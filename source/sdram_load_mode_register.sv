==> flow/design.v <==
module sdram_load_mode_register(
    input wire sys_clk,        
    input wire sys_rst_n,      
    input wire sdram_init,
    input wire mode_reg_en,    
    input reg [11:0] mode_reg_val,  
    output reg [3:0] sdram_cmd,  
    output reg [1:0] sdram_ba,
    output reg [11:0] sdram_addr,
    output reg mode_reg_done   
);
    parameter CMD_PRECHARGE  = 4'b0010;  
    parameter CMD_LOAD_MODE  = 4'b0000;  
    parameter CMD_NOP        = 4'b0111;  
    parameter IDLE       = 3'd0,  
              PRECHARGE  = 3'd1,  
              WAIT_TRP   = 3'd2,  
              LOAD_MODE  = 3'd3,  
              WAIT_TMRD  = 3'd4,  
              EXIT       = 3'd5;  
    parameter TRP_COUNT   = 3'd2;  
    parameter TMRD_COUNT  = 3'd2;  
    reg [2:0]  fsm_state;   
    reg [2:0]  trp_count;
    reg [3:0]  tmrd_count;
    always @(posedge sys_clk or negedge sys_rst_n) begin
        if (!sys_rst_n) begin
            sdram_cmd  <= CMD_NOP;
            sdram_ba   <= 2'b11;
            sdram_addr <= 12'hfff;
            mode_reg_done <= 1'b0;
            trp_count  <= 0;
            tmrd_count <= 0;
            fsm_state   <= IDLE;
        end 
        else begin
            case (fsm_state)
                IDLE: begin
                    sdram_cmd  <= CMD_NOP;
                    sdram_ba   <= 2'b11;
                    sdram_addr <= 12'hfff;
                    trp_count  <= 0;
                    tmrd_count <= 0;
                    if (mode_reg_en && sdram_init) begin
                        fsm_state <= PRECHARGE;  
                    end
                end
                PRECHARGE: begin
                    sdram_cmd  <= CMD_PRECHARGE;  
                    sdram_ba   <= 2'b11;
                    sdram_addr <= 12'hfff;
                    mode_reg_done <= 1'b0;
                    fsm_state <= WAIT_TRP;
                end
                WAIT_TRP: begin 
                    sdram_cmd  <= CMD_NOP;  
                    sdram_ba   <= 2'b11;
                    sdram_addr <= 12'hfff;
                    if (trp_count < TRP_COUNT) begin
                        trp_count <= trp_count + 1;
                        fsm_state <= WAIT_TRP;
                    end 
                    else begin
                       trp_count  <= 0;
                       fsm_state  <= LOAD_MODE;  
                    end
                end
                LOAD_MODE: begin
                    sdram_cmd  <= CMD_LOAD_MODE; 
                    sdram_ba   <= 2'b11;    
                    sdram_addr <= mode_reg_val;  
                    fsm_state  <= WAIT_TMRD;
                end
                WAIT_TMRD: begin 
                    sdram_cmd  <= CMD_NOP;
                    sdram_ba   <= 2'b11;
                    sdram_addr <= 12'hfff;
                    if (tmrd_count < TMRD_COUNT) begin
                       tmrd_count  <= tmrd_count + 1;
                       fsm_state   <= WAIT_TMRD;
                    end
                    else  begin
                       tmrd_count <= 0;
                       fsm_state  <= EXIT;  
                    end
                end
                EXIT: begin
                    sdram_cmd  <= CMD_NOP;
                    sdram_ba   <= 2'b11;
                    sdram_addr <= 12'hfff;
                    mode_reg_done <= 1'b1;
                    fsm_state <= IDLE;
                end
                default: fsm_state <= IDLE;
            endcase
        end
    end
endmodule
### Tool chain data of sdram_load_mode_register

Tool output for the design above, in the order of the flow.
Line numbers count from 1 in the design file above.
Library cell names are shortened.
Not given: n/a

* design top: sdram_load_mode_register
* clock port: sys_clk
* library: sky130hd
* timing corner: tt_025C_1v80

### Elaborated design

Counts by Yosys on the flattened word-level netlist (proc, flatten, opt, wreduce; memories kept). Register bits leave out memories and registers merged into their read ports (data or address). Print and check cells are left out. Cells with the same type and inputs are merged into one.

* add/sub/neg operators: 2
* order comparisons: 2
* equal/unequal tests: 6
* multiplexer cells: 11
* reductions and logical operators: 9

Operator list (count)
* 12-bit parallel mux with 2-bit select: 1
* 3-bit parallel mux with 5-bit select: 1
* 4-bit parallel mux with 3-bit select: 1
* 2-bit nonzero test: 4
* 4-bit parallel mux with 2-bit select: 1
* 3-bit by 2-bit equality test with 1-bit output with constant B: 2
* 3-bit equality test with constant B: 2
* 3-bit parallel mux with 2-bit select: 1
* 3-bit two-way mux: 2
* 5-bit OR reduction: 1
* 4-bit by 1-bit adder with 4-bit output with constant B: 1
* 4-bit by 2-bit < comparator with 1-bit output with constant B: 1
* 4-bit OR reduction: 1
* 4-bit two-way mux: 1
* 3-bit by 1-bit adder with 3-bit output with constant B: 1
* 3-bit by 1-bit equality test with 1-bit output with constant B: 1
* 3-bit by 2-bit < comparator with 1-bit output with constant B: 1
* 3-bit logical NOT: 1
* 3-bit nonzero test: 1
* 2-bit != test with constant B: 1
* 1-bit parallel mux with 2-bit select: 1
* 1-bit two-way mux: 2
* 1-bit logical AND: 1

* register bits after elaboration: 27
* input bits: 16
* output and inout bits: 19
* elaborated cells: 36

### Depth

Depth = most cells in a row (Yosys ltp): at word level without a register or memory, in the mapped netlist without a sequential cell, where the memories' decode and read muxes count.

* depth in word-level cells: 3
* ABC_AREA: 1
* mapped depth: 5
* mapped depth without buffers: 4

### Mapped cells and area

Yosys stat after the flow's synthesis: flattened, memories mapped to cells. It holds for the ABC_AREA given above (unset counts as 0); a run with the other value may have another netlist.

Cells by type
* dfstp_2: count 15, area in all 394.128 sq um
* dfrtp_1: count 13, area in all 325.312 sq um
* nand2_1: count 43, area in all 161.405 sq um
* inv_1: count 21, area in all 78.826 sq um
* o21ai_0: count 10, area in all 50.048 sq um
* buf_4: count 4, area in all 30.029 sq um
* a21oi_1: count 5, area in all 25.024 sq um
* ha_1: count 2, area in all 25.024 sq um
* nor2_1: count 6, area in all 22.522 sq um
* nor2_4: count 2, area in all 22.522 sq um
* nand3_1: count 4, area in all 20.019 sq um
* nand2_2: count 3, area in all 18.768 sq um
* nand4_1: count 3, area in all 18.768 sq um
* buf_6: count 1, area in all 11.261 sq um
* conb_1: count 2, area in all 7.507 sq um
* nor3b_1: count 1, area in all 7.507 sq um
* buf_2: count 1, area in all 5.005 sq um
* clkbuf_1: count 1, area in all 3.754 sq um

* cell count: 137
* cell area after synthesis: 1227.4 sq um
* sequential part of the area: 719.4 sq um
* mapped flip-flops: 28
* buffers: 7

### Path before layout

Source: OpenSTA report_checks on the synthesized netlist (no wires, ideal clock, input and output delay 20% of the period each), path of least setup slack; recovery checks are left aside. Register names are those of the netlist, which keeps one name where synthesis merged equal registers.

* kind: register -> register
* start point: reg fsm_state
* end point: reg sdram_addr[5]
* clock period: 1.46 ns
* setup time: 0.079 ns
* time at the first pin: 0.000 ns
* arrival time: 0.911 ns
* required time: 1.381 ns
* setup slack: 0.470 ns
* path delay: 0.990 ns
* stages: 6
* buffers on the path: 1
* period reached after synthesis: 0.99 ns

"path delay" = arrival - input delay + setup time.
"stages": output pins that drive a net of the path, with the launching flip-flop's if there is one; two outputs of one cell count as two.
"period reached after synthesis" = period - worst setup slack (recovery checks aside). The figure is calculated, with input and output delays left at 20% of the set period.
An end named without its bit number is one bit of that signal or, where synthesis recoded a state register, one of its new flip-flops.
A register here has more assigning lines than the two given.

* path through: dfrtp_1 nor2_4 nand2_2 nor2_4 buf_6 nand2_1

RTL lines, path after synthesis
* start: declaration: RTL line 23 `reg [2:0]  fsm_state;`
* start: assignment: RTL line 34 `fsm_state   <= IDLE;`
* start: assignment: RTL line 45 `fsm_state <= PRECHARGE;`
* end: assignment: RTL line 30 `sdram_addr <= 12'hfff;`
* end: assignment: RTL line 71 `sdram_addr <= mode_reg_val;`
* end: declaration: RTL line 9 `output reg [11:0] sdram_addr,`

No chain of elaborated cells between the ends is given.

### Worst path after layout

From the final timing report of run 1: the path of least setup slack in the routed layout; clock arrival at registers is part of the times.

* kind: register -> output
* start point: reg (no name shown)
* end point: out sdram_cmd[2]
* clock period: 0.936 ns
* external output delay: 0.19 ns
* time at the first pin: 0.27 ns
* arrival time: 0.94 ns
* required time: 0.75 ns
* setup slack: -0.19 ns
* stages: 2
* buffers on the path: 1

* path through: dfstp_2 buf_6

RTL lines, path after layout
* end: declaration: RTL line 7 `output reg [3:0] sdram_cmd,`

No chain of elaborated cells between the ends is given.

Appendix: measured runs

Measured results for sdram_load_mode_register: 2 stored runs of the Yosys and OpenROAD flow on sky130hd. The settings differ; the order carries no meaning. The constraints put input and output delay at 20% of the set period each and load the outputs with 0.01 pF.
"power consumption" is the tool's figure for a default switching activity; nothing was simulated.

### Run 1

Settings: `period_ns=0.936`, `CORE_UTILIZATION=24`, `PLACE_DENSITY=0.75`, `CORE_ASPECT_RATIO=0.71`, `ABC_AREA=1`, `CTS_CLUSTER_SIZE=11`, `CTS_CLUSTER_DIAMETER=271`, `SLEW_MARGIN=40`, `CAP_MARGIN=20`, `CORE_MARGIN=2`

- Post-synthesis cell area: 1,227.4 sq um
- Die area: 5,710.8 sq um
- Utilization: 38.6%
- Worst setup slack after layout: -0.192 ns
- Setup TNS: -3.732 ns
- Power consumption: 5.282 mW

### Run 2

Settings: `period_ns=1.09`, `CORE_UTILIZATION=42`, `SETUP_SLACK_MARGIN=0.12`, `PLACE_DENSITY=0.61`, `CORE_ASPECT_RATIO=0.6`, `CORE_MARGIN=9`, `CELL_PAD_IN_SITES_DETAIL_PLACEMENT=2`, `CTS_CLUSTER_SIZE=31`, `CAP_MARGIN=20`, `SLEW_MARGIN=20`

No results, clock tree synthesis failed with DPL-0033.
