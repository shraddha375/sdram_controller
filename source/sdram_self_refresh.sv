==> flow/design.v <==
module sdram_self_refresh(
    input wire sys_clk,        
    input wire sys_rst_n,      
    input wire sdram_init,
    input wire self_ref_en,    
    output reg sdram_cke,      
    output reg [3:0] sdram_cmd,  
    output reg [1:0] sdram_ba,
    output reg [11:0] sdram_addr,
    output reg self_ref_done   
);
    parameter CMD_PRECHARGE  = 4'b0010;  
    parameter CMD_AUTO_REF   = 4'b0001;  
    parameter CMD_NOP        = 4'b0111;  
    parameter IDLE         = 4'b0000;  
    parameter PRECHARGE    = 4'b0001;  
    parameter ENTRY        = 4'b0010;  
    parameter WAIT         = 4'b0011;  
    parameter EXIT         = 4'b0100;  
    parameter POST_REFRESH = 4'b0101;  
    parameter WAIT_TRP     = 4'b0110;  
    parameter WAIT_TRFC1   = 4'b0111;  
    parameter WAIT_TRFC2   = 4'b1000;  
    reg [3:0]  current_state;   
    reg [12:0] ref_count;  
    reg [3:0]  tXSR_count;  
    reg [2:0]  trp_count;
    reg [3:0]  trfc_count;
    always @(posedge sys_clk or negedge sys_rst_n) begin
        if (!sys_rst_n) begin
            current_state   <= IDLE;
            self_ref_done <= 1'b0;
            ref_count <= 13'd0;
            tXSR_count <= 4'd0;
            trp_count  <= 0;
            trfc_count <= 0;
            sdram_cke  <= 1'b1;   
            sdram_cmd  <= CMD_NOP;
            sdram_ba   <= 2'b11;
            sdram_addr <= 12'hfff;
        end 
        else begin
            case (current_state)
                IDLE: begin
                    self_ref_done <= 1'b0;
                    ref_count <= 13'd0;
                    tXSR_count <= 4'd0;
                    trp_count  <= 0;
                    trfc_count <= 0;
                    if (self_ref_en && sdram_init) begin
                        current_state <= PRECHARGE;  
                    end
                end
                PRECHARGE: begin
                    sdram_cmd <= CMD_PRECHARGE;  
                    current_state <= WAIT_TRP;
                end
                WAIT_TRP: begin 
                    sdram_cmd <= CMD_NOP;  
                    if (trp_count < 2) begin
                        trp_count <= trp_count + 1;
                        current_state <= WAIT_TRP;
                    end else begin
                       trp_count <= 0;
                       current_state  <= ENTRY;  
                    end
                end
                ENTRY: begin
                    sdram_cke <= 1'b0;   
                    sdram_cmd <= CMD_AUTO_REF;  
                    current_state <= WAIT_TRFC1;
                end
                WAIT_TRFC1: begin 
                    sdram_cmd <= CMD_NOP;
                    if (trfc_count < 8) begin
                       trfc_count <= trfc_count + 1;
                       current_state <= WAIT_TRFC1;
                    end else begin
                       trfc_count <= 0;
                       current_state  <= WAIT;  
                    end
                end
                WAIT: begin
                    sdram_cke <= 1'b0;  
                    sdram_cmd <= CMD_NOP;
                    if (!self_ref_en) begin
                        current_state <= POST_REFRESH;  
                    end
                end
                POST_REFRESH: begin
                    sdram_cke <= 1'b1;
                    if (ref_count < 13'd4096) begin
                        sdram_cmd <= CMD_AUTO_REF;  
                        ref_count <= ref_count + 1;
                        current_state <= WAIT_TRFC2;
                    end else begin
                        ref_count <= 13'd0;
                        current_state <= EXIT; 
                    end
                end
                WAIT_TRFC2: begin 
                    sdram_cmd <= CMD_NOP;
                    if (trfc_count < 8) begin
                       trfc_count <= trfc_count + 1;
                       current_state <= WAIT_TRFC2;
                    end else begin
                       trfc_count <= 0;
                       current_state <= POST_REFRESH;  
                    end
                end
               EXIT: begin
                    sdram_cke <= 1'b1;  
                    sdram_cmd <= CMD_NOP;
                    if (tXSR_count < 4'd8) begin
                        tXSR_count <= tXSR_count + 1;
                        current_state <= EXIT; 
                    end else begin
                        tXSR_count <= 4'd0;
                        current_state <= IDLE;
                        self_ref_done <= 1'b1;  
                    end
                end
                default: current_state <= IDLE;
            endcase
        end
    end
endmodule
* Reports on sdram_self_refresh
What the tools print for sdram_self_refresh, step after step.
Line numbers count from 1 in the design file above.
Cell names lack the library's common part.
A cell with - has no value.
- Top module :: sdram_self_refresh
- Clock :: sys_clk
- Library :: sky130hd
- Library corner :: tt_025C_1v80

* Elaborated design
Yosys after proc, flatten, opt, wreduce and memory -nomap, before mapping. Memory bits, and registers merged into a memory's read port (data or address), are not among the register bits. Print and check cells are not counted. Equal cells are merged and count once.
- Output and inout port bits :: 20
- Bits of input ports :: 4
- Elaborated cells :: 64
- Register bits :: 34
- Magnitude comparators :: 4
- Muxes and demuxes :: 21
- Reduce/logical cells :: 15
- Add/sub/neg operators :: 4
- Equal/unequal tests :: 12
** Operators with widths (count)
- case mux 4 bit (select 9 bit) :: 1
- 2-to-1 mux 4 bit :: 7
- case mux 13 bit (select 2 bit) :: 1
- == test 4 x 3 -> 1 bit (second input constant) :: 4
- case mux 4 bit (select 4 bit) :: 1
- case mux 4 bit (select 2 bit) :: 2
- adder 13 x 1 -> 13 bit (second input constant) :: 1
- less-than comparator 13 bit (second input constant) :: 1
- 2-to-1 mux 13 bit :: 1
- 2-to-1 mux 3 bit :: 4
- != test 2 bit (second input constant) :: 4
- nonzero test 2 bit :: 4
- adder 4 x 1 -> 4 bit (second input constant) :: 2
- == test 4 x 2 -> 1 bit (second input constant) :: 2
- less-than comparator 4 bit (second input constant) :: 2
- AND reduction 2 bit :: 3
- OR reduction 2 bit :: 3
- case mux 3 bit (select 2 bit) :: 1
- OR reduction 5 bit :: 1
- == test 4 x 1 -> 1 bit (second input constant) :: 1
- == test 4 bit (second input constant) :: 1
- zero test 4 bit :: 1
- nonzero test 4 bit :: 1
- case mux 1 bit (select 2 bit) :: 2
- adder 3 x 1 -> 3 bit (second input constant) :: 1
- less-than comparator 3 x 2 -> 1 bit (second input constant) :: 1
- nonzero test 3 bit :: 1
- logical AND 1 bit :: 1
- 2-to-1 mux 1 bit :: 1

* Depth
Depth = most cells in a row (Yosys ltp): at word level without a register or memory, in the mapped netlist without a sequential cell, where the memories' decode and read muxes count.
- Depth in word-level cells :: 4
- ABC_AREA :: 0
- Gate-level depth with buffers :: 4
- Depth with buffers taken out :: 4

* After synthesis
The flow's flattened synthesis, as Yosys stat reports it; memories are mapped. The netlist is that of the ABC_AREA named above (0 if unset); the other value can give another one.
** Cells by type
- dfrtp_1 :: count 33, area in all 825.792 µm²
- dfstp_2 :: count 5, area in all 131.376 µm²
- buf_4 :: count 17, area in all 127.622 µm²
- o21ai_0 :: count 18, area in all 90.086 µm²
- nand2_1 :: count 17, area in all 63.811 µm²
- ha_1 :: count 4, area in all 50.048 µm²
- nand3_1 :: count 9, area in all 45.043 µm²
- inv_1 :: count 10, area in all 37.536 µm²
- a22o_1 :: count 4, area in all 35.034 µm²
- a31oi_1 :: count 5, area in all 31.28 µm²
- nand2b_1 :: count 5, area in all 31.28 µm²
- nor2_1 :: count 7, area in all 26.275 µm²
- and3_1 :: count 4, area in all 25.024 µm²
- nand4_1 :: count 4, area in all 25.024 µm²
- o22ai_1 :: count 4, area in all 25.024 µm²
- nor3_1 :: count 4, area in all 20.019 µm²
- nor2b_1 :: count 3, area in all 18.768 µm²
- a21o_2 :: count 2, area in all 17.517 µm²
Other cell types: 32; their cells: 42.
- Cell area after synthesis :: 1946.9 µm²
- Buffer cells :: 21
- Mapped cells :: 197
- Flip-flop cells :: 38

* Timing after synthesis
Source: OpenSTA report_checks on the synthesized netlist (no wires, ideal clock, input and output delay 20% of the period each), path of least setup slack; recovery checks are left aside. Register names are those of the netlist, which keeps one name where synthesis merged equal registers.
- Path kind :: flip-flop to flip-flop
- Start point :: reg ref_count[0]
- End point :: reg ref_count[10]
- Setup slack :: 1013 ps
- Clock period :: 2340 ps
- Data required time :: 2254 ps
- Driving pins on the path :: 5
- Time at the first pin :: 0 ps
- Path delay :: 1327 ps
- Arrival :: 1241 ps
- Synthesis period reached :: 1327 ps
"path delay" = arrival - input delay + setup time.
"driving pins on the path" counts driving pins, that of a launching flip-flop among them; a cell with two outputs on the path counts twice.
"synthesis period reached" = period - worst setup slack (recovery checks aside). The figure is calculated, with input and output delays left at 20% of the set period.
Between the ends stands the longest chain of elaborated cells between them, by number of cells; it is not shown to be the way that was timed. Of several equally long chains one is given.
Each line given opens the expression or statement behind the cell; cells for indexed reads and writes are added by Yosys, which also makes memories of some case tables.
A register here has more assigning lines than the two given.
- Cells stage by stage :: dfrtp_1 ha_1 nand3_1 o41a_1 nor3_1
- Length of the longest elaborated chain :: 3
- Elaborated cells between the ends (all ways) :: 4
- Source lines of those cells :: 3
- Those cells by class :: 1 x add/sub; 1 x compare; 2 x mux
** Ends and longest elaborated chain, after synthesis
- start: declaration :: line 25 : reg [12:0] ref_count;
- start: assignment :: line 33 : ref_count <= 13'd0;
- start: assignment :: line 94 : ref_count <= ref_count + 1;
- adder 13 x 1 -> 13 bit :: line 94
- 2-to-1 mux 13 bit :: line 92 : if (ref_count < 13'd4096) begin
- case mux 13 bit (select 2 bit) :: line 43 : case (current_state)
- end: assignment :: line 46 : ref_count <= 13'd0;
- end: assignment :: line 94
- end: declaration :: line 25

* Worst path after layout
From the final timing report of flow run A: the path of least setup slack in the routed layout; clock arrival at registers is part of the times.
The report prints the path's times to 10 ps; the period is as set.
- Path kind :: flip-flop to output port
- Start point :: reg sdram_cmd[2]
- End point :: out sdram_cmd[2]
- Clock period :: 1910 ps
- Driving pins on the path :: 2
- Data required time :: 1530 ps
- Time at the first pin :: 290 ps
- Setup slack :: 160 ps
- Arrival :: 1370 ps
A register here has more assigning lines than the two given.
- Cells stage by stage :: dfstp_2 clkdlybuf4s50_1
- Length of the longest elaborated chain :: 0
- Elaborated cells between the ends (all ways) :: 0
- Source lines of those cells :: 0
** Ends and longest elaborated chain, post-layout
- start: declaration :: line 7 : output reg [3:0] sdram_cmd,
- start: assignment :: line 38 : sdram_cmd  <= CMD_NOP;
- start: assignment :: line 55 : sdram_cmd <= CMD_PRECHARGE;
- end: declaration :: line 7

Module sdram_self_refresh, platform sky130hd: 2 stored runs of the flow (Yosys, OpenROAD) with differing settings, in no particular order. Input and output delays are each 20% of the period that was set; the output load is 0.01 pF.
"clock period reached" is the run's clock period less its worst setup slack. It is reckoned from that one timing run; input and output delays stay at 20% of the period that was set.
"worst setup path time" is the time allowed to the run's worst setup path (the clock period less input and output delay, where it has them) less its slack. Clock arrival times count: a late capture clock shortens it, a late launch clock lengthens it.
"overall power" rests on the timing tool's default activity at the inputs, not on a simulated workload.
"worst setup path time" is known to 10 ps.

** Flow run A
- Settings :: period_ns=1.91; CORE_UTILIZATION=29; PLACE_DENSITY_LB_ADDON=0.12; HOLD_SLACK_MARGIN=0.18; CORE_MARGIN=6; TNS_END_PERCENT=50; ABC_AREA=0; CTS_CLUSTER_SIZE=75; CTS_CLUSTER_DIAMETER=154; CAP_MARGIN=10; MAX_ROUTING_LAYER=met4; SLEW_MARGIN=20
- Overall power :: 0.00138 W
- Chip area after synthesis (Yosys) :: 1946.9 µm²
- Worst setup path time :: 1370 ps
- Type of the worst setup path :: flip-flop to output port
- Summed negative setup slack :: 0 ps
- Post-route worst hold slack :: 504 ps
- Utilization after layout :: 33.1 %
- Clock period reached :: 1752 ps
- Standard-cell area after layout :: 2124.5 µm²
- Worst slack on setup checks :: 158 ps
- Die area :: 8823.8 µm²

** Flow run B
- Settings :: period_ns=0.956; CORE_UTILIZATION=39; SETUP_SLACK_MARGIN=-0.06; PLACE_DENSITY_LB_ADDON=0.18; CORE_ASPECT_RATIO=1.07; CORE_MARGIN=8; CELL_PAD_IN_SITES_GLOBAL_PLACEMENT=0; CELL_PAD_IN_SITES_DETAIL_PLACEMENT=2; ABC_AREA=1; GPL_TIMING_DRIVEN=1; GPL_ROUTABILITY_DRIVEN=1; CTS_CLUSTER_SIZE=26; CTS_CLUSTER_DIAMETER=376; CAP_MARGIN=20; SLEW_MARGIN=20; MIN_ROUTING_LAYER=met2; MAX_ROUTING_LAYER=met5
- Outcome :: did not finish, clock tree synthesis stopped with DPL-0033
