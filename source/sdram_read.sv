==> flow/design.v <==
module sdram_read(
    input  wire         sys_clk,         
    input  wire         sys_rst_n,       
    input  wire         init_end,        
    input  wire         rd_en,           
    input  wire [24:0]  rd_addri,        
    input  wire [15:0]  rd_din,          
    input  wire [7:0]   rd_blength,      
    output reg          rd_valid,        
    output wire         rd_end,          
    output reg  [3:0]   rd_cmdo,         
    output reg  [1:0]   rd_bao,          
    output reg  [11:0]  rd_addro,        
    output wire [15:0]  rd_datao         
);
parameter TRCD_COUNT       = 10'd2;     
parameter TCAS_COUNT       = 10'd3;     
parameter TRP_COUNT        = 10'd2;     
parameter AFTER_STOP_COUNT = 10'd2;     
parameter IDLE      = 4'b0000,
          ACTIVE    = 4'b0001,
          WAIT_TRCD = 4'b0011,
          READ      = 4'b0010,
          WAIT_CAS  = 4'b0100,
          READ_DATA = 4'b0101,
          PRECHARGE = 4'b0111,
          WAIT_TRP  = 4'b0110,
          END       = 4'b1000;
parameter CMD_NOP       = 4'b0111,
          CMD_ACTIVE    = 4'b0011,
          CMD_READ      = 4'b0101,
          CMD_BURST_TER = 4'b0110,
          CMD_PRECHARGE = 4'b0010;
reg [3:0]  read_state;
reg [9:0]  cnt_clk;
reg        cnt_clk_rst;
reg [15:0] rd_data_reg;
always @(posedge sys_clk or negedge sys_rst_n) begin
    if (!sys_rst_n)
        rd_data_reg <= 16'd0;
    else
        rd_data_reg <= rd_din;
end
assign rd_end = (read_state == END);
wire trcd_end   = (read_state == WAIT_TRCD) && (cnt_clk == TRCD_COUNT);
wire trp_end    = (read_state == WAIT_TRP)  && (cnt_clk == TRP_COUNT);
wire tcas_end   = (read_state == WAIT_CAS)  && (cnt_clk == TCAS_COUNT - 1);
wire tread_end  = (read_state == READ_DATA) && (cnt_clk == rd_blength - 4);
always @(posedge sys_clk or negedge sys_rst_n) begin
    if (!sys_rst_n)
        cnt_clk <= 10'd0;
    else if (cnt_clk_rst)
        cnt_clk <= 10'd0;
    else
        cnt_clk <= cnt_clk + 1'b1;
end
always @(*) begin
    case (read_state)
        IDLE, READ, END : cnt_clk_rst = 1'b1;
        WAIT_TRCD       : cnt_clk_rst = trcd_end;
        WAIT_CAS        : cnt_clk_rst = tcas_end;
        READ_DATA       : cnt_clk_rst = tread_end;
        WAIT_TRP        : cnt_clk_rst = trp_end;
        default         : cnt_clk_rst = 1'b0;
    endcase
end
reg [1:0] after_stop;
always @(posedge sys_clk or negedge sys_rst_n) begin
    if (!sys_rst_n)
        after_stop <= 2'd0;
    else if (tread_end)
        after_stop <= 2'd0;
    else
        after_stop <= after_stop + 1'b1;
end
always @(posedge sys_clk or negedge sys_rst_n) begin
    if (!sys_rst_n)
        read_state <= IDLE;
    else begin
        case (read_state)
            IDLE: begin
                if (rd_en && init_end)
                    read_state <= ACTIVE;
            end
            ACTIVE:
                read_state <= WAIT_TRCD;
            WAIT_TRCD: begin
                if (trcd_end)
                    read_state <= READ;
            end
            READ:
                read_state <= WAIT_CAS;
            WAIT_CAS: begin
                if (tcas_end)
                    read_state <= READ_DATA;
            end
            READ_DATA: begin
                if (tread_end) begin
                    if (rd_addri[10])    
                        read_state <= WAIT_TRP;
                    else
                        read_state <= PRECHARGE;
                end
            end
            PRECHARGE:
                read_state <= WAIT_TRP;
            WAIT_TRP: begin
                if (trp_end)
                    read_state <= END;
            end
            END:
                read_state <= IDLE;
            default:
                read_state <= IDLE;
        endcase
    end
end
always @(posedge sys_clk or negedge sys_rst_n) begin
    if (!sys_rst_n) begin
        rd_cmdo   <= CMD_NOP;
        rd_bao    <= 2'b11;
        rd_addro  <= 12'hFFF;
        rd_valid  <= 1'b0;
    end else begin
        case (read_state)
            IDLE, WAIT_TRCD: begin
                rd_cmdo   <= CMD_NOP;
                rd_bao    <= 2'b11;
                rd_addro  <= 12'hFFF;
                rd_valid  <= 1'b0;
            end
            ACTIVE: begin
                rd_cmdo   <= CMD_ACTIVE;
                rd_bao    <= rd_addri[24:23];          
                rd_addro  <= rd_addri[22:11];          
                rd_valid  <= 1'b0;
            end
            READ: begin
                rd_cmdo   <= CMD_READ;
                rd_bao    <= rd_addri[24:23];
                rd_addro  <= {4'b0000, rd_addri[7:0]};
                rd_valid  <= 1'b0;
            end
            WAIT_CAS: begin
                rd_cmdo   <= CMD_NOP;
                rd_bao    <= rd_addri[24:23];
                rd_addro  <= rd_addri[11:0];
                rd_valid  <= tcas_end ? 1'b1 : rd_valid;
            end
            READ_DATA: begin
                rd_cmdo   <= tread_end ? CMD_BURST_TER : CMD_NOP;
                rd_bao    <= rd_addri[24:23];
                rd_addro  <= rd_addri[11:0];
                rd_valid  <= 1'b1;
            end
            PRECHARGE: begin
                rd_cmdo   <= CMD_PRECHARGE;
                rd_bao    <= rd_addri[24:23];
                rd_addro  <= rd_addri[11:0];
                rd_valid  <= 1'b1;
            end
            WAIT_TRP: begin
                rd_cmdo   <= CMD_NOP;
                rd_bao    <= rd_addri[24:23];
                rd_addro  <= rd_addri[11:0];
                rd_valid  <= (after_stop == 2'd2) ? 1'b0 : 1'b1;
            end
            END: begin
                rd_cmdo   <= CMD_NOP;
                rd_bao    <= rd_addri[24:23];
                rd_addro  <= rd_addri[11:0];
                rd_valid  <= 1'b0;
            end
            default: begin
                rd_cmdo   <= CMD_NOP;
                rd_bao    <= rd_addri[24:23];
                rd_addro  <= rd_addri[11:0];
                rd_valid  <= 1'b0;
            end
        endcase
    end
end
assign rd_datao = rd_valid ? rd_data_reg : 16'b0;
endmodule
Tool chain data of sdram_read
What the tools print for sdram_read, step after step.
Lines are those of the file above, counted from 1.
{"block": "design", "design": "sdram_read", "clk_port": "sys_clk", "lib": "sky130hd", "pvt_corner": "tt_025C_1v80"}

Elaborated design
Source: Yosys, flattened and elaborated, memories not mapped. Widths are those after wreduce. Registers that Yosys merges into a memory's read port (data or address) are not register bits. Print and check cells do not count. Equal cells are merged and count once.
{"block": "bits", "register_bits": 50, "inputBits": 53, "out_inout_bits": 36, "wordCells": 55}
{"block": "classes", "addsub": 3, "n_eq": 16, "mux": 18, "reduce_and_logical": 10}
{"block": "ops", "operator": "12-bit parallel mux with 3-bit select", "count": 1}
{"block": "ops", "operator": "10-bit by 32-bit == test with 1-bit output", "count": 1}
{"block": "ops", "operator": "4-bit parallel mux with 8-bit select", "count": 1}
{"block": "ops", "operator": "4-bit two-way mux", "count": 5}
{"block": "ops", "operator": "4-bit by 3-bit == test with 1-bit output (second input constant)", "count": 4}
{"block": "ops", "operator": "16-bit two-way mux", "count": 1}
{"block": "ops", "operator": "3-bit parallel mux with 4-bit select", "count": 1}
{"block": "ops", "operator": "10-bit by 1-bit adder with 10-bit output (second input constant)", "count": 1}
{"block": "ops", "operator": "10-bit by 2-bit == test with 1-bit output (second input constant)", "count": 1}
{"block": "ops", "operator": "2-bit != test (second input constant)", "count": 5}
{"block": "ops", "operator": "10-bit two-way mux", "count": 1}
{"block": "ops", "operator": "8-bit by 3-bit subtractor with 9-bit output (second input constant)", "count": 1}
{"block": "ops", "operator": "4-bit by 2-bit == test with 1-bit output (second input constant)", "count": 2}
{"block": "ops", "operator": "1-bit logical AND", "count": 5}
{"block": "ops", "operator": "5-bit AND reduction", "count": 1}
{"block": "ops", "operator": "1-bit parallel mux with 5-bit select", "count": 1}
{"block": "ops", "operator": "2-bit OR reduction", "count": 2}
{"block": "ops", "operator": "4-bit by 1-bit == test with 1-bit output (second input constant)", "count": 1}
{"block": "ops", "operator": "4-bit == test (second input constant)", "count": 1}
{"block": "ops", "operator": "4-bit logical NOT", "count": 1}
{"block": "ops", "operator": "2-bit two-way mux", "count": 2}
{"block": "ops", "operator": "1-bit two-way mux", "count": 4}
{"block": "ops", "operator": "3-bit OR reduction", "count": 1}
{"block": "ops", "operator": "1-bit parallel mux with 3-bit select", "count": 1}
{"block": "ops", "operator": "2-bit by 1-bit adder with 2-bit output (second input constant)", "count": 1}
{"block": "ops", "operator": "2-bit == test (second input constant)", "count": 1}

Longest topological paths
Depth = most cells in a row (Yosys ltp): at word level without a register or memory, in the mapped netlist without a sequential cell, where the memories' decode and read muxes count.
{"block": "logic_depth", "depth_word": 5, "abc_area": 0, "depth_mapped": 7, "mapped_depth_nobuf": 7}

Mapped cells and area
The flow's flattened synthesis, as Yosys stat reports it; memories are mapped. The netlist is that of the ABC_AREA named above (0 if unset); the other value can give another one.
{"block": "types", "cell_type": "sky130_fd_sc_hd__dfrtp_1", "count": 37}
{"block": "types", "cell_type": "sky130_fd_sc_hd__dfstp_2", "count": 18}
{"block": "types", "cell_type": "sky130_fd_sc_hd__xnor2_1", "count": 13}
{"block": "types", "cell_type": "sky130_fd_sc_hd__a221o_1", "count": 11}
{"block": "types", "cell_type": "sky130_fd_sc_hd__and2_1", "count": 16}
{"block": "types", "cell_type": "sky130_fd_sc_hd__and3_1", "count": 9}
{"block": "types", "cell_type": "sky130_fd_sc_hd__nor2_1", "count": 15}
{"block": "types", "cell_type": "sky130_fd_sc_hd__ha_1", "count": 4}
{"block": "types", "cell_type": "sky130_fd_sc_hd__xor2_1", "count": 5}
{"block": "types", "cell_type": "sky130_fd_sc_hd__inv_1", "count": 10}
{"block": "types", "cell_type": "sky130_fd_sc_hd__nand3_1", "count": 6}
{"block": "types", "cell_type": "sky130_fd_sc_hd__clkbuf_8", "count": 2}
{"block": "types", "cell_type": "sky130_fd_sc_hd__o21ai_0", "count": 5}
{"block": "types", "cell_type": "sky130_fd_sc_hd__a2111o_1", "count": 2}
{"block": "types", "cell_type": "sky130_fd_sc_hd__a21o_1", "count": 3}
{"block": "types", "cell_type": "sky130_fd_sc_hd__buf_6", "count": 2}
{"block": "types", "cell_type": "sky130_fd_sc_hd__nor4_4", "count": 1}
{"block": "types", "cell_type": "sky130_fd_sc_hd__nand2b_1", "count": 3}
Not listed: further types 23, cells in them 35.
{"block": "synth_totals", "stdcells": 197, "yosys_area_um2": 2387.3, "seqArea_um2": 1398.8, "ff_cells": 55}

Worst setup path after synthesis
OpenSTA on the mapped netlist: ideal clock, no wires. The path of least setup slack (recovery checks aside). Input and output delay are each 20% of the period. Register names are those of the netlist, which keeps one name where synthesis merged equal registers.
{"block": "synth_timing", "kind": "input to register", "startpoint": "in rd_blength[2]", "endpoint": "reg rd_cmdo[0]", "clock_period_ps": 2350, "input_delay_ps": 470, "setup_time_ps": 86, "arrival_ps": 2131, "setup_slack_ps": 133, "delay_ps": 1747, "stages": 7, "period_less_setup_slack_ps": 2217}
"delay_ps" = arrival - input delay + setup time.
"stages": output pins that drive a net of the path, with the launching flip-flop's if there is one; two outputs of one cell count as two.
"period_less_setup_slack_ps" = period - worst setup slack (recovery checks aside). The figure is calculated, with input and output delays left at 20% of the set period.
Between the ends stands the longest chain of elaborated cells between them, by number of cells; it is not shown to be the way that was timed. Of several equally long chains one is given.
A line is the first line of the expression or statement that the cell stems from. Yosys adds cells for indexed reads and writes and turns some case tables into memories.
A register here has more assigning lines than the two given.
{"block": "synth_between", "cell_sequence": "sky130_fd_sc_hd__inv_1 sky130_fd_sc_hd__ha_1 sky130_fd_sc_hd__xnor2_1 sky130_fd_sc_hd__a2111o_1 sky130_fd_sc_hd__nor4_4 sky130_fd_sc_hd__nand3_2 sky130_fd_sc_hd__a2111o_1", "elab_chain_cells": 5, "cells_between": 5}
{"block": "synth_rtl", "element": "from (decl)", "line": 8, "source": "input  wire [7:0]   rd_blength,"}
{"block": "synth_rtl", "element": "8-bit by 3-bit subtractor with 9-bit output", "line": 48, "source": "wire tread_end  = (read_state == READ_DATA) && (cnt_clk == rd_blength - 4);"}
{"block": "synth_rtl", "element": "10-bit by 32-bit == test with 1-bit output", "line": 48}
{"block": "synth_rtl", "element": "1-bit logical AND", "line": 48}
{"block": "synth_rtl", "element": "1-bit two-way mux", "line": 151, "source": "rd_cmdo   <= tread_end ? CMD_BURST_TER : CMD_NOP;"}
{"block": "synth_rtl", "element": "3-bit parallel mux with 4-bit select", "line": 125, "source": "case (read_state)"}
{"block": "synth_rtl", "element": "to (assign)", "line": 127, "source": "rd_cmdo   <= CMD_NOP;"}
{"block": "synth_rtl", "element": "to (assign)", "line": 151}
{"block": "synth_rtl", "element": "to (decl)", "line": 11, "source": "output reg  [3:0]   rd_cmdo,"}

Timing after layout
From the final timing report of stored run 1: the path of least setup slack in the routed layout; clock arrival at registers is part of the times.
The path's times are printed in steps of 10 ps; the period is the one set.
{"block": "layout_timing", "kind": "register to output", "startpoint": "reg rd_valid", "endpoint": "out rd_datao[1]", "clock_period_ps": 2420, "output_delay_ps": 480, "arrival_ps": 1680, "setup_slack_ps": 260, "stages": 3}
Between the ends stands the longest chain of elaborated cells between them, by number of cells; it is not shown to be the way that was timed. Of several equally long chains one is given.
A register here has more assigning lines than the two given.
{"block": "layout_between", "cell_sequence": "sky130_fd_sc_hd__dfrtp_1 sky130_fd_sc_hd__and2_1 sky130_fd_sc_hd__clkdlybuf4s50_1", "elab_chain_cells": 1, "cells_between": 1}
{"block": "layout_rtl", "element": "from (decl)", "line": 9, "source": "output reg          rd_valid,"}
{"block": "layout_rtl", "element": "from (assign)", "line": 148, "source": "rd_valid  <= tcas_end ? 1'b1 : rd_valid;"}
{"block": "layout_rtl", "element": "from (assign)", "line": 166, "source": "rd_valid  <= (after_stop == 2'd2) ? 1'b0 : 1'b1;"}
{"block": "layout_rtl", "element": "16-bit two-way mux", "line": 183, "source": "assign rd_datao = rd_valid ? rd_data_reg : 16'b0;"}
{"block": "layout_rtl", "element": "to (decl)", "line": 14, "source": "output wire [15:0]  rd_datao"}

Subject: sdram_read on sky130hd, stored results

Hello all,

Record of 2 stored runs of the RTL-to-layout flow on sdram_read, platform sky130hd. The runs are unordered. Constraints: input delay and output delay 20% of the set period each, output load 0.01 pF.
"achieved_period_ps": clock period set for the run, less the worst setup slack. It is reckoned from that one timing run; input and output delays stay at 20% of the period that was set.
"critical_path_time_ps" = time allowed to the worst setup path (clock period - input delay - output delay, where it has them) - its slack; a late launch clock adds to it, a late capture clock takes from it.
"fin_power_uw": no workload was simulated; the value follows from the tool's default switching activity.
"critical_path_time_ps" is known to 10 ps.

{"run": "stored run 1", "settings": { "period_ns": 2.42, "CORE_UTILIZATION": 22, "CAP_MARGIN": 20, "CORE_MARGIN": 2, "SLEW_MARGIN": 20 }, "results": { "final_util_pct": 33.3, "ws_setup_ps": 255, "design.die.area_um2": 11700.7, "final_stdcell_area_um2": 3565.9, "fin_power_uw": 3008, "achieved_period_ps": 2165, "tns_setup_ps": 0, "post_synth_area_um2": 2387.3, "critical_path_time_ps": 1680, "worst_path_kind": "register to output" }}
{"run": "stored run 2", "settings": { "period_ns": 1.88, "CORE_UTILIZATION": 61, "PLACE_DENSITY_LB_ADDON": 0.0, "HOLD_SLACK_MARGIN": 0.23, "CORE_MARGIN": 5, "CELL_PAD_IN_SITES_GLOBAL_PLACEMENT": 3, "CTS_CLUSTER_SIZE": 22, "CAP_MARGIN": 30, "SLEW_MARGIN": 15 }, "outcome": "unfinished; error FLW-0024 in placement"}

Thanks
